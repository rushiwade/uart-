==> flow/design.v <==
module uart_core #(
    parameter CLK_FREQ = 50_000_000,    
    parameter BAUD     = 115200
)(
    input  logic       clk,
    input  logic       reset,
    input  logic       tx_start,
    input  logic [7:0] tx_data,
    output logic       tx_busy,
    output logic       tx_serial,
    input  logic       rx_serial,
    output logic [7:0] rx_data,
    output logic       rx_done
);
    localparam integer BAUD_DIV = CLK_FREQ / BAUD;
    logic [$clog2(BAUD_DIV)-1:0] tx_cnt;
    logic [3:0]                  tx_bit_idx;
    logic [9:0]                  tx_shift;
    always_ff @(posedge clk or posedge reset) begin
        if (reset) begin
            tx_cnt     <= 0;
            tx_bit_idx <= 0;
            tx_shift   <= 10'b1111111111;
            tx_busy    <= 0;
            tx_serial  <= 1;    
        end else begin
            if (tx_start && !tx_busy) begin
                tx_shift   <= {1'b1, tx_data, 1'b0};
                tx_busy    <= 1;
                tx_bit_idx <= 0;
                tx_cnt     <= 0;
            end else if (tx_busy) begin
                if (tx_cnt == BAUD_DIV-1) begin
                    tx_cnt    <= 0;
                    tx_serial <= tx_shift[0];
                    tx_shift  <= {1'b1, tx_shift[9:1]};  
                    tx_bit_idx <= tx_bit_idx + 1;
                    if (tx_bit_idx == 9) begin
                        tx_busy <= 0;  
                    end
                end else begin
                    tx_cnt <= tx_cnt + 1;
                end
            end
        end
    end
    logic [$clog2(BAUD_DIV)-1:0] rx_cnt;
    logic [3:0]                  rx_bit_idx;
    logic [7:0]                  rx_shift;
    logic                        rx_busy;
    always_ff @(posedge clk or posedge reset) begin
        if (reset) begin
            rx_cnt     <= 0;
            rx_bit_idx <= 0;
            rx_shift   <= 0;
            rx_busy    <= 0;
            rx_done    <= 0;
            rx_data    <= 0;
        end else begin
            rx_done <= 0;  
            if (!rx_busy) begin
                if (rx_serial == 0) begin
                    rx_busy    <= 1;
                    rx_cnt     <= BAUD_DIV/2;  
                    rx_bit_idx <= 0;
                end
            end else begin
                if (rx_cnt == BAUD_DIV-1) begin
                    rx_cnt <= 0;
                    rx_bit_idx <= rx_bit_idx + 1;
                    if (rx_bit_idx < 8) begin
                        rx_shift[rx_bit_idx] <= rx_serial;
                    end else if (rx_bit_idx == 8) begin
                        rx_data <= rx_shift;
                        rx_done <= 1;
                        rx_busy <= 0;
                    end
                end else begin
                    rx_cnt <= rx_cnt + 1;
                end
            end
        end
    end
endmodule
==> Step by step through the tools: uart_core <==
Tool output for the design above, in the order of the flow.
Line numbers count from 1 in the design file above.
Operators: Yosys type, input widths -> output width; for muxes data width and select width s.
Library cell names are shortened.
{ "setup": {"top": "uart_core", "clock": "clk", "library": "sky130hd", "lib_corner": "tt_025C_1v80"} }

==> After elaboration <==
Counts by Yosys on the flattened word-level netlist (proc, flatten, opt, wreduce; memories kept). Register bits leave out memories and registers merged into their read ports (data or address). Print and check cells are left out. Cells with the same type and inputs are merged into one.
{ "classes": {"compare": 1, "addsub": 5, "shifts": 2, "mux": 28, "reduce_logical": 9, "bitwise": 5, "eq_ne": 6} }
{ "op_table": {"columns": ["cell", "count"], "rows": [
  ["$mux 9", 6],
  ["$mux 10", 3],
  ["$mux 4", 6],
  ["$add 9x1->9 const B", 2],
  ["$eq 9x9->1 const B", 2],
  ["$mux 1", 13],
  ["$shift 1x5->8", 1],
  ["$shift 1x5->8 const A", 1],
  ["$add 4x1->4 const B", 2],
  ["$eq 4x4->1 const B", 2],
  ["$and 8x8->8", 1],
  ["$or 8x8->8", 1],
  ["$not 8->8", 1],
  ["$reduce_and 3->1", 2],
  ["$neg 4->5", 1],
  ["$ne 2x1->1 const B", 2],
  ["$reduce_and 2->1", 2],
  ["$reduce_bool 2->1", 2],
  ["$lt 4x4->1 const B", 1],
  ["$reduce_and 4->1", 1],
  ["$not 1->1", 2],
  ["$logic_and 1x1->1", 1],
  ["$logic_not 1->1", 1]
]} }
{ "bits": {"reg_bits": 56, "in_bits": 12, "word_cells": 67, "out_inout_bits": 11} }

==> Depth <==
Yosys ltp: most cells in a row. Word level: on the elaborated netlist, between registers, memories and ports. Mapped: between sequential cells and ports; inverters and the memories' decode and read muxes count.
{ "depth": {"depth_word": 5, "ABC_AREA": 0, "depth_mapped": 8, "mapped_depth_nobuf": 6} }

==> Mapped cells and area <==
Source: synth_stat.txt of the flow (Yosys; design flattened, memories mapped). It holds for the ABC_AREA given above (unset counts as 0); a run with the other value may have another netlist.
{ "mapped": {"cells": 291, "n_buf": 16, "mapped_area_mm2": 0.0029516, "flip_flops": 55} }
{ "by_type": {"columns": ["cell", "count", "type_area_um2"], "rows": [
  ["dfrtp_1", 45, 1126.08],
  ["dfstp_2", 10, 262.752],
  ["ha_1", 11, 137.632],
  ["nand2_1", 35, 131.376],
  ["mux2_2", 10, 112.608],
  ["nand3_1", 16, 80.077],
  ["a31oi_1", 12, 75.072],
  ["nor2b_1", 12, 75.072],
  ["o21ai_0", 14, 70.067],
  ["a211oi_1", 8, 60.058],
  ["a21oi_1", 9, 45.043],
  ["inv_1", 12, 45.043],
  ["mux2i_1", 4, 40.038],
  ["xnor2_1", 4, 35.034],
  ["o22ai_1", 5, 31.28],
  ["and4b_1", 3, 30.029],
  ["buf_2", 6, 30.029],
  ["clkbuf_1", 8, 30.029]
]} }
Not listed: further types 37, cells in them 67.

==> Path before layout <==
Path of least setup slack by OpenSTA after synthesis, without wires, with an ideal clock, recovery checks aside; 20% of the period is set as input and as output delay. Where synthesis merged equal registers, the netlist keeps one of their names.
{ "synth_path": {"path_type": "flip-flop to flip-flop", "from": "register rx_bit_idx[0]", "to": "register rx_shift[4]", "slack_ps": 950, "launch_ps": 0, "setup_ps": 125, "delay_ps": 1810, "t_arrival_ps": 1685, "clock_period_ps": 2760, "required_time_ps": 2635, "driving_pins": 6, "synth_period_reached_ps": 1810} }
"delay_ps" is the arrival time less input delay plus setup time.
"driving_pins": output pins that drive a net of the path, with the launching flip-flop's if there is one; two outputs of one cell count as two.
"synth_period_reached_ps" = period - worst setup slack (recovery checks aside). The figure is calculated, with input and output delays left at 20% of the set period.
The rows between start and end are the longest chain of elaborated cells between them; the timing report does not say that the signal goes this way. Where chains are equally long, one stands for them.
Each line given opens the expression or statement behind the cell; cells for indexed reads and writes are added by Yosys, which also makes memories of some case tables.
A register here has more assigning lines than the two given.
{ "synth_between": {"cell_sequence": "dfrtp_1 -> inv_1 -> ha_1 -> xor2_1 -> nor4_1 -> mux2_2", "elab_chain_len": 5, "cone_cells": 8, "cone_lines": 2, "cone_classes": "add/sub (1); compare (1); shift (2); logic (3); reduce/logical (1)"} }
{ "synth_lines": {"columns": ["item", "line", "text"], "rows": [
  ["from (decl)", 48, "logic [3:0]                  rx_bit_idx;"],
  ["from (assign)", 54, "rx_bit_idx <= 0;"],
  ["from (assign)", 70, "rx_bit_idx <= rx_bit_idx + 1;"],
  ["$neg 4->5", 72, "rx_shift[rx_bit_idx] <= rx_serial;"],
  ["$shift 1x5->8", 72, null],
  ["$not 8->8", 72, null],
  ["$and 8x8->8", 72, null],
  ["$or 8x8->8", 72, null],
  ["to (assign)", 55, "rx_shift   <= 0;"],
  ["to (assign)", 72, null],
  ["to (decl)", 49, "logic [7:0]                  rx_shift;"]
]} }

==> Timing after layout <==
Path of least setup slack in the final report of record 1 (OpenROAD, finished layout, wires in). Where an end is a register, its clock arrival counts in the times.
The path's times are printed in steps of 10 ps; the period is the one set.
{ "layout_path": {"path_type": "flip-flop to flip-flop", "from": "register rx_cnt[1]", "to": "register rx_data[0]", "setup_ps": 110, "clock_period_ps": 1820, "driving_pins": 7, "t_arrival_ps": 1940, "slack_ps": 70, "launch_ps": 310, "required_time_ps": 2020} }
The rows between start and end are the longest chain of elaborated cells between them; the timing report does not say that the signal goes this way. Where chains are equally long, one stands for them.
A register here has more assigning lines than the two given.
{ "layout_between": {"cell_sequence": "dfrtp_1 -> inv_2 -> ha_4 -> and4b_2 -> and3_4 -> nand3_4 -> mux2_4", "elab_chain_len": 2, "cone_cells": 2, "cone_lines": 1, "cone_classes": "eq/ne (1); reduce/logical (1)"} }
{ "layout_lines": {"columns": ["item", "line", "text"], "rows": [
  ["from (decl)", 47, "logic [$clog2(BAUD_DIV)-1:0] rx_cnt;"],
  ["from (assign)", 64, "rx_cnt     <= BAUD_DIV/2;"],
  ["from (assign)", 79, "rx_cnt <= rx_cnt + 1;"],
  ["$eq 9x9->1", 68, "if (rx_cnt == BAUD_DIV-1) begin"],
  ["$reduce_and 4->1", null, null],
  ["to (assign)", 58, "rx_data    <= 0;"],
  ["to (assign)", 74, "rx_data <= rx_shift;"],
  ["to (decl)", 12, "output logic [7:0] rx_data,"]
]} }

--- measured runs ---
Stored flow runs of uart_core (2 of them; Yosys, OpenROAD, sky130hd). They differ in their settings and are not a sequence. Constraints: input delay and output delay 20% of the set period each, output load 0.01 pF.
By "period_less_ws_ps" is meant the clock period of the run minus its worst setup slack. This is arithmetic on one report: input and output delays are still those of the set period (20% each).
"fin_power_uw" is the tool's figure for a default switching activity; nothing was simulated.
[
  {
    "run": "record 1",
    "settings": { "period_ns": 1.82, "SETUP_SLACK_MARGIN": 0.18, "CAP_MARGIN": 20, "CORE_MARGIN": 2, "CORE_UTILIZATION": 40, "SLEW_MARGIN": 20 },
    "results": { "layout_stdcell_area_mm2": 0.0037286, "timing.setup.tns_ps": 0, "synth_chip_area_mm2": 0.0029516, "period_less_ws_ps": 1745, "die_area_mm2": 0.008082, "finish.utilization_pct": 51.7, "fin_ws_ps": 75, "fin_power_uw": 2900 }
  },
  {
    "run": "record 2",
    "settings": { "period_ns": 2.18, "CORE_UTILIZATION": 18, "SETUP_SLACK_MARGIN": 0.6, "PLACE_DENSITY_LB_ADDON": 0.05, "CELL_PAD_IN_SITES_DETAIL_PLACEMENT": 2, "ABC_AREA": 0, "GPL_ROUTABILITY_DRIVEN": 1, "CAP_MARGIN": 25, "MAX_ROUTING_LAYER": "met4", "CORE_MARGIN": 2, "SLEW_MARGIN": 20 },
    "results": { "layout_stdcell_area_mm2": 0.004129, "timing.setup.tns_ps": 0, "synth_chip_area_mm2": 0.0029516, "period_less_ws_ps": 1773, "die_area_mm2": 0.0174385, "finish.utilization_pct": 25.9, "fin_ws_ps": 407, "fin_power_uw": 2561 }
  }
]
--- end ---
